==> flow/design.v <==
interface ps2_if ();
  logic ps2_clk_i;
  logic ps2_dat_i;
  logic irq_o;
  modport dut(input ps2_clk_i, input ps2_dat_i, output irq_o);
  modport tb(output ps2_clk_i, output ps2_dat_i, input irq_o);
endinterface
module keyboard (
    input         ps2_clk,
    input         ps2_dat,
    input         resetn,
    input         clock,
    output        io_slave_awready,
    input         io_slave_awvalid,
    input  [31:0] io_slave_awaddr,
    input  [ 3:0] io_slave_awid,
    input  [ 7:0] io_slave_awlen,
    input  [ 2:0] io_slave_awsize,
    input  [ 1:0] io_slave_awburst,
    output        io_slave_wready,
    input         io_slave_wvalid,
    input  [63:0] io_slave_wdata,
    input  [ 7:0] io_slave_wstrb,
    input         io_slave_wlast,
    input         io_slave_bready,
    output        io_slave_bvalid,
    output [ 1:0] io_slave_bresp,
    output [ 3:0] io_slave_bid,
    output        io_slave_arready,
    input         io_slave_arvalid,
    input  [31:0] io_slave_araddr,
    input  [ 3:0] io_slave_arid,
    input  [ 7:0] io_slave_arlen,
    input  [ 2:0] io_slave_arsize,
    input  [ 1:0] io_slave_arburst,
    input         io_slave_rready,
    output        io_slave_rvalid,
    output [ 1:0] io_slave_rresp,
    output [63:0] io_slave_rdata,
    output        io_slave_rlast,
    output [ 3:0] io_slave_rid
);
  reg [7:0] fifo[7:0];
  reg [2:0] w_ptr, r_ptr;
  reg [9:0] buffer;
  reg [3:0] count;
  reg [2:0] ps2_clk_sync;
  always @(posedge clock) begin
    ps2_clk_sync <= {ps2_clk_sync[1:0], ps2_clk};
  end
  wire sampling = ps2_clk_sync[2] & ~ps2_clk_sync[1];
  always @(posedge clock) begin
    if (!resetn) begin
      count <= 0;
      w_ptr <= 0;
    end else begin
      if (sampling) begin
        if (count == 4'd10) begin
          if ((buffer[0] == 0) &&   
              (ps2_dat) &&   
              (^buffer[9:1])) begin   
            fifo[w_ptr] <= buffer[8:1];   
            w_ptr       <= w_ptr + 3'b1;
          end
          count <= 0;   
        end else begin
          buffer[count] <= ps2_dat;   
          count         <= count + 3'b1;
        end
      end
    end
  end
  parameter [1:0] sIdle = 0, sWdata = 1, sWresp = 2, sRaddr = 1, sRdata = 2;
  reg [ 1:0] srstate = sIdle;
  reg        sraddrEn = 1;
  reg        srdataEn = 0;
  reg [31:0] srdata = 0;
  reg        srlast = 0;
  reg [ 3:0] srid = 0;
  always @(posedge clock) begin   
    if (!resetn) begin
      srstate  <= sIdle;
      sraddrEn <= 1;
      srdataEn <= 0;
      srlast   <= 0;
    end else if (srstate == sIdle) begin
      if (sraddrEn & io_slave_arvalid) begin
        srstate  <= sRdata;
        sraddrEn <= 0;
        srdataEn <= 1;
        srdata   <= r_ptr == w_ptr ? 0 : fifo[r_ptr];
        r_ptr    <= r_ptr == w_ptr ? r_ptr : r_ptr + 1;
        srlast   <= 1;
        srid     <= io_slave_arid;
      end
    end else if (srstate == sRdata) begin
      if (srdataEn & io_slave_rready) begin
        srstate  <= sIdle;
        sraddrEn <= 1;
        srdataEn <= 0;
        srlast   <= 0;
      end
    end
  end
  assign io_slave_awready = 0;
  assign io_slave_wready  = 0;
  assign io_slave_bvalid  = 0;
  assign io_slave_bresp   = 0;
  assign io_slave_bid     = 0;
  assign io_slave_arready = sraddrEn;
  assign io_slave_rvalid  = srdataEn;
  assign io_slave_rresp   = 1;
  assign io_slave_rdata   = srdata;
  assign io_slave_rlast   = srlast;
  assign io_slave_rid     = srid;
endmodule
# == Reports on keyboard ==
# Tool output for the design above, in the order of the flow.
# Line numbers count from 1 in the design file above.
# Library cell names are shortened.
# The mark n/a stands for no value.
# design
design,keyboard
clock_port,clock
lib,sky130hd
lib_corner,tt_025C_1v80

# == Word level ==
# Yosys after proc, flatten, opt, wreduce and memory -nomap, before mapping. Memory bits, and registers merged into a memory's read port (data or address), are not among the register bits. Print and check cells are not counted. Equal cells are merged and count once.
# Yosys's memory passes give these memory sizes; they may raise the number of words (mostly to a power of two), join words into wider ones and drop unused or constant bits.
# classes
n_mux,25
n_eq,4
n_addsub,4
n_reduce_logical,11
logic,10
n_shift,2
# ops
operator,count
8-bit 2-to-1 mux,4
3-bit AND reduction,4
1-bit 2-to-1 mux,12
3-bit 2-to-1 mux,4
1-bit by 5-bit variable shift with 10-bit output,1
1-bit by 5-bit variable shift with 10-bit output (first input constant),1
10-bit AND,1
10-bit bitwise OR,1
10-bit NOT,1
9-bit XOR reduction,1
2-bit 2-to-1 mux,4
3-bit by 1-bit adder with 3-bit output (second input constant),2
4-bit negation with 5-bit output,1
1-bit NOT,4
2-bit nonzero test,2
4-bit by 1-bit adder with 4-bit output (second input constant),1
4-bit == test (second input constant),1
4-bit AND reduction,1
4-bit 2-to-1 mux,1
1-bit AND,3
3-bit == test,1
1-bit logical AND,2
2-bit by 1-bit inequality test with 1-bit output (second input constant),1
2-bit == test (second input constant),1
2-bit logical NOT,1
# bits
mem_count,1
register_bits,31
elab_cells,66
clocked_rd_ports_x_width,8
input_bits,180
ram_bits,64
# memory_table
name,words,word_bits,read_ports,wr,line_no,source
fifo,8,8,1,1,43,reg [7:0] fifo[7:0];

# == Longest topological paths ==
# Depth = most cells in a row (Yosys ltp): at word level without a register or memory, in the mapped netlist without a sequential cell, where the memories' decode and read muxes count.
# logic_depth
ltp_word,7
abc_area,0
depth_mapped,9
ltp_nobuf,7

# == Netlist ==
# Source: synth_stat.txt of the flow (Yosys; design flattened, memories mapped). It holds for the ABC_AREA given above (unset counts as 0); a run with the other value may have another netlist.
# mapped
buffers,79
area_mm2,0.0048246
ff_cells,101
mapped_cells,329
seq_area_mm2,0.0029128
# types
cell,count,area_total_um2
edfxtp_1,89,2.67E+03
buf_4,70,525.504
mux4_2,16,360.346
dfxtp_1,12,240.23
ha_1,8,100.096
mux2i_1,10,100.096
nor2_1,18,67.565
nand2_1,17,63.811
xor2_1,7,61.309
nor3_2,5,50.048
a22o_1,4,35.034
nand3_1,7,35.034
nor2b_1,5,31.28
a41o_1,3,30.029
buf_2,5,25.024
xor3_2,1,25.024
nor4b_4,1,23.773
xnor3_2,1,23.773
# Not listed: further types 30, cells in them 50.

# == Worst setup path after synthesis ==
# OpenSTA on the mapped netlist: ideal clock, no wires. The path of least setup slack (recovery checks aside). Input and output delay are each 20% of the period. Register names are those of the netlist, which keeps one name where synthesis merged equal registers.
# synth_path
path_kind,register to register
from,register count[0]
to,memory fifo[6][0]
delay_ps,2364
path_buffers,1
t_required_ps,2170
arrival_time_ps,1994
path_slack_ps,176
path_stages,9
tclk_ps,2540
synth_period_reached_ps,2364
# "delay_ps" = arrival - input delay + setup time.
# "path_stages" counts driving pins, that of a launching flip-flop among them; a cell with two outputs on the path counts twice.
# "synth_period_reached_ps" is the clock period less the worst setup slack; recovery checks do not enter. This is arithmetic on one report: input and output delays are still those of the set period (20% each).
# Between the ends stands the longest chain of elaborated cells between them, by number of cells; it is not shown to be the way that was timed. Of several equally long chains one is given.
# A line is the first line of the expression or statement that the cell stems from. Yosys adds cells for indexed reads and writes and turns some case tables into memories.
# A register here has more assigning lines than the two given.
# Only ways into the end's enable, where the timed path ends, are counted here.
# synth_via
cell_sequence,dfxtp_1 -> buf_2 -> inv_2 -> ha_1 -> nand3b_4 -> nor4_2 -> mux2i_4 -> or2_4 -> nor2_1
elab_chain_cells,4
cone_cells,7
cone_lines,3
classes_between,eq/ne (1); mux (6)
# synth_lines
element,line_no,source
start: declaration,46,reg [3:0] count;
start: assignment,54,count <= 0;
start: assignment,68,count         <= count + 3'b1;
4-bit == test,58,if (count == 4'd10) begin
3-bit 2-to-1 mux,58,
3-bit 2-to-1 mux,57,if (sampling) begin
3-bit 2-to-1 mux,53,if (!resetn) begin
end: declaration,43,reg [7:0] fifo[7:0];

# == Worst path after layout ==
# From the final timing report of run 1: the path of least setup slack in the routed layout; clock arrival at registers is part of the times.
# The report prints the path's times to 10 ps; the period is as set.
# layout_path
path_kind,register to register
from,register count[0]
to,register buffer[4]
tclk_ps,3560
path_slack_ps,1100
arrival_time_ps,2560
t_required_ps,3660
path_stages,8
path_buffers,0
# Between the ends stands the longest chain of elaborated cells between them, by number of cells; it is not shown to be the way that was timed. Of several equally long chains one is given.
# A register here has more assigning lines than the two given.
# The path ends at the data pin of a flip-flop with enable; ways to the enable are not counted.
# layout_via
cell_sequence,dfxtp_1 -> inv_2 -> ha_1 -> nor2_1 -> a21oi_1 -> o21ai_1 -> nand2_1 -> mux2_2
elab_chain_cells,5
cone_cells,6
cone_lines,1
classes_between,add/sub (1); shift (2); logic (3)
# layout_lines
element,line_no,source
start: declaration,46,reg [3:0] count;
start: assignment,54,count <= 0;
start: assignment,68,count         <= count + 3'b1;
4-bit negation with 5-bit output,67,buffer[count] <= ps2_dat;
1-bit by 5-bit variable shift with 10-bit output,67,
10-bit NOT,67,
10-bit AND,67,
10-bit bitwise OR,67,
end: assignment,67,
end: declaration,45,reg [9:0] buffer;

# Module keyboard, platform sky130hd: 2 stored runs of the flow (Yosys, OpenROAD) with differing settings, in no particular order. Input and output delays are each 20% of the period that was set; the output load is 0.01 pF.
# By "achievedPeriod_ps" is meant the clock period of the run minus its worst setup slack. This is arithmetic on one report: input and output delays are still those of the set period (20% each).
# By "worst_path_time_ps" is meant the share of the clock period that the worst setup path is allowed (20% is reserved at inputs, 20% at outputs), minus its slack. Clock arrival times at its registers enter into it.
# "design_power_uw": no workload was simulated; the value follows from the tool's default switching activity.
# "worst_path_time_ps" is given in steps of 10 ps.
# Among the settings, -- means not set for that run.
run,period_ns,CORE_UTILIZATION,SETUP_SLACK_MARGIN,CORE_MARGIN,TNS_END_PERCENT,ABC_AREA,GPL_ROUTABILITY_DRIVEN,CTS_CLUSTER_DIAMETER,MIN_ROUTING_LAYER,CAP_MARGIN,SLEW_MARGIN,PLACE_DENSITY_LB_ADDON,CORE_ASPECT_RATIO,CELL_PAD_IN_SITES_GLOBAL_PLACEMENT,GPL_TIMING_DRIVEN,CTS_CLUSTER_SIZE,MAX_ROUTING_LAYER,stdcell_area_mm2,achievedPeriod_ps,worst_path_time_ps,timing.worst_path_kind,ys_area_mm2,die_area_mm2,design_power_uw,layout_utilization_frac,tns_setup_ps,worst_setup_slack_ps,timing.hold.ws_ps
run 1,3.56,54,0.01,3,40,0,1,325,met2,20,20,--,--,--,--,--,--,0.005185,2460,2460,register to register,0.0048246,0.0101043,2243,0.613,0,1100,334
run 2,2.22,40,--,9,60,--,1,--,--,15,20,0.05,1.82,3,0,73,met5,0.0061309,2292,2290,register to register,0.0048246,0.0165171,4011,0.525,-1430,-72,338
